==> flow/design.v <==
`timescale 1ns / 1ps
module Traffic_Light_Controller(
    input clk,rst,
    output reg [2:0]light_1,
    output reg [2:0]light_S,
    output reg [2:0]light_MT,
    output reg [2:0]light_M2
    );
    parameter  S1=0, S2=1, S3 =2, S4=3, S5=4,S6=5;
    reg [3:0]count;
    reg[2:0] ps;
    parameter  sec7=7,sec5=5,sec2=2,sec3=3;
    always@(posedge clk or posedge rst)
        begin
        if(rst==1)
        begin
        ps<=S1;
        count<=0;
        end
        else
            case(ps)
                S1: if(count<sec7)
                        begin
                        ps<=S1;
                        count<=count+1;
                        end
                    else
                        begin
                        ps<=S2;
                        count<=0;
                        end
                S2: if(count<sec2)
                        begin
                        ps<=S2;
                        count<=count+1;
                        end
                    else
                        begin
                        ps<=S3;
                        count<=0;
                        end
                S3: if(count<sec5)
                        begin
                        ps<=S3;
                        count<=count+1;
                        end
                    else
                        begin
                        ps<=S4;
                        count<=0;
                        end
                S4:if(count<sec2)
                        begin
                        ps<=S4;
                        count<=count+1;
                        end
                    else
                        begin
                        ps<=S5;
                        count<=0;
                        end
                S5:if(count<sec3)
                        begin
                        ps<=S5;
                        count<=count+1;
                        end
                    else
                        begin
                        ps<=S6;
                        count<=0;
                        end
                S6:if(count<sec2)
                        begin
                        ps<=S6;
                        count<=count+1;
                        end
                    else
                        begin
                        ps<=S1;
                        count<=0;
                        end
                default: ps<=S1;
                endcase
            end   
            always@(ps)    
            begin
                case(ps)
                    S1:
                    begin
                       light_M1<=3'b001;
                       light_M2<=3'b001;
                       light_MT<=3'b100;
                       light_S<=3'b100;
                    end
                    S2:
                    begin 
                       light_M1<=3'b001;
                       light_M2<=3'b010;
                       light_MT<=3'b100;
                       light_S<=3'b100;
                    end
                    S3:
                    begin
                       light_M1<=3'b001;
                       light_M2<=3'b100;
                       light_MT<=3'b001;
                       light_S<=3'b100;
                    end
                    S4:
                    begin
                       light_M1<=3'b010;
                       light_M2<=3'b100;
                       light_MT<=3'b010;
                       light_S<=3'b100;
                    end
                    S5:
                    begin
                       light_M1<=3'b100;
                       light_M2<=3'b100;
                       light_MT<=3'b100;
                       light_S<=3'b001;
                    end
                    S6:
                    begin 
                       light_M1<=3'b100;
                       light_M2<=3'b100;
                       light_MT<=3'b100;
                       light_S<=3'b010;
                    end
                    default:
                    begin 
                       light_M1<=3'b000;
                       light_M2<=3'b000;
                       light_MT<=3'b000;
                       light_S<=3'b000;
                    end
                    endcase
            end                
endmodule
# Step by step through the tools: Traffic_Light_Controller
# Tool output for the design above, in the order of the flow.
# Lines are those of the file above, counted from 1.
# Operators carry their Yosys type and port widths (W data, S select, Z words).
# Not given: -
# design
top,Traffic_Light_Controller
clock,clk
cell_library,sky130hd
lib_corner,tt_025C_1v80

# Elaborated design
# Source: Yosys, flattened and elaborated, memories not mapped. Widths are those after wreduce. Registers that Yosys merges into a memory's read port (data or address) are not register bits. Print and check cells do not count. Equal cells are merged and count once.
# op_classes
n_addsub,1
n_mux,15
n_eq,5
cmp,4
reduce_and_logical,6
# op_table
op,count
$pmux W3 S3,3
$pmux W3 S6,1
$pmux W4 S4,1
$mux W4,4
$reduce_or A4 Y1,3
$lt A4 B2 Y1 const B,2
$lt A4 B3 Y1 const B,2
$eq A3 B2 Y1 const B,2
$eq A3 B3 Y1 const B,2
$reduce_bool A6 Y1,1
$mux W3,2
$add A4 B1 Y4 const B,1
$eq A3 B1 Y1 const B,1
$logic_not A3 Y1,1
$reduce_or A3 Y1,1
$mux W1,3
$mux W2,1
# bits
elab_cells,33
inputBits,2
reg_bits,7
out_inout_bits,12

# Logic depth
# Longest topological path by Yosys (ltp), each cell counted once; first at word level (registers and memories cut), then after technology mapping (sequential cells cut; the memories' decode and read muxes count).
# depth
depth_word,3
abc_area,0
ltp_mapped,6
mapped_depth_nobuf,6

# Synthesis result
# The flow's flattened synthesis, as Yosys stat reports it; memories are mapped. The netlist is that of the ABC_AREA named above (0 if unset); the other value can give another one.
# synth_totals
buffers,13
ffs,10
synth_area_um2,616.8
cell_count,70
seqArea_um2,251.5
# types
cell_type,count,type_area_um2
sky130_fd_sc_hd__dfrtp_1,9,225.216
sky130_fd_sc_hd__a22o_1,4,35.034
sky130_fd_sc_hd__clkbuf_1,9,33.782
sky130_fd_sc_hd__dfstp_2,1,26.275
sky130_fd_sc_hd__ha_1,2,25.024
sky130_fd_sc_hd__buf_4,3,22.522
sky130_fd_sc_hd__inv_1,6,22.522
sky130_fd_sc_hd__nand2_1,6,22.522
sky130_fd_sc_hd__nor3_1,4,20.019
sky130_fd_sc_hd__nor2b_1,3,18.768
sky130_fd_sc_hd__a211o_1,2,17.517
sky130_fd_sc_hd__o32ai_2,1,16.266
sky130_fd_sc_hd__o21ai_0,3,15.014
sky130_fd_sc_hd__or4_1,2,15.014
sky130_fd_sc_hd__buf_6,1,11.261
sky130_fd_sc_hd__nor2_1,3,11.261
sky130_fd_sc_hd__or4_4,1,11.261
sky130_fd_sc_hd__a21oi_1,2,10.01
# Other cell types: 8; their cells: 8.

# Timing after synthesis
# Path of least setup slack by OpenSTA after synthesis, without wires, with an ideal clock, recovery checks aside; 20% of the period is set as input and as output delay. Where synthesis merged equal registers, the netlist keeps one of their names.
# synth_timing
kind,register to register
from,reg ps
to,reg count[1]
required_ns,2.288
stages,5
path_delay_ns,1.693
setup_slack_ns,0.718
period_ns,2.41
path_buffers,1
setup_time_ns,0.122
launch_ns,0.000
t_arrival_ns,1.571
synth_period_reached_ns,1.692
# "path_delay_ns" = arrival - input delay + setup time.
# "stages" counts driving pins, that of a launching flip-flop among them; a cell with two outputs on the path counts twice.
# "synth_period_reached_ns" is the clock period less the worst setup slack; recovery checks do not enter. This is arithmetic on one report: input and output delays are still those of the set period (20% each).
# Where an end lacks its bit number, it is one bit of the signal, or one of the new flip-flops if synthesis recoded a state register.
# A register here has more assigning lines than the two given.
# synth_between
cell_sequence,sky130_fd_sc_hd__dfrtp_1 > sky130_fd_sc_hd__or4_4 > sky130_fd_sc_hd__buf_6 > sky130_fd_sc_hd__a211o_1 > sky130_fd_sc_hd__a32o_1
# synth_lines
element,line,source
from (decl),11,reg[2:0] ps;
from (assign),17,ps<=S1;
from (assign),24,ps<=S1;
to (assign),25,count<=count+1;
to (assign),35,count<=count+1;
to (decl),10,reg [3:0]count;
# No chain of elaborated cells between the ends is given.
# Some nets on the timed path still bear RTL names; the line given drives or declares the net.
# synth_named_nets
net,line,source
light_M2[2],87,case(ps)

# Record of 2 stored runs of the RTL-to-layout flow on Traffic_Light_Controller, platform sky130hd. The runs are unordered. Constraints: input delay and output delay 20% of the set period each, output load 0.01 pF.
# A setting shown as -- is not set for that run.
item,run 1,run 2
period_ns,1.07,1.01
CORE_UTILIZATION,69,72
PLACE_DENSITY_LB_ADDON,0.16,0.01
CORE_MARGIN,6,8
CELL_PAD_IN_SITES_DETAIL_PLACEMENT,0,--
TNS_END_PERCENT,100,--
GPL_ROUTABILITY_DRIVEN,1,--
CAP_MARGIN,15,20
MAX_ROUTING_LAYER,met5,met5
SLEW_MARGIN,20,0
SETUP_SLACK_MARGIN,--,0.06
CORE_ASPECT_RATIO,--,1.42
ABC_AREA,--,1
GPL_TIMING_DRIVEN,--,1
# Run 1: not finished: floorplanning ended with error PDN-0185
# Run 2: not finished: floorplanning ended with error PDN-0185
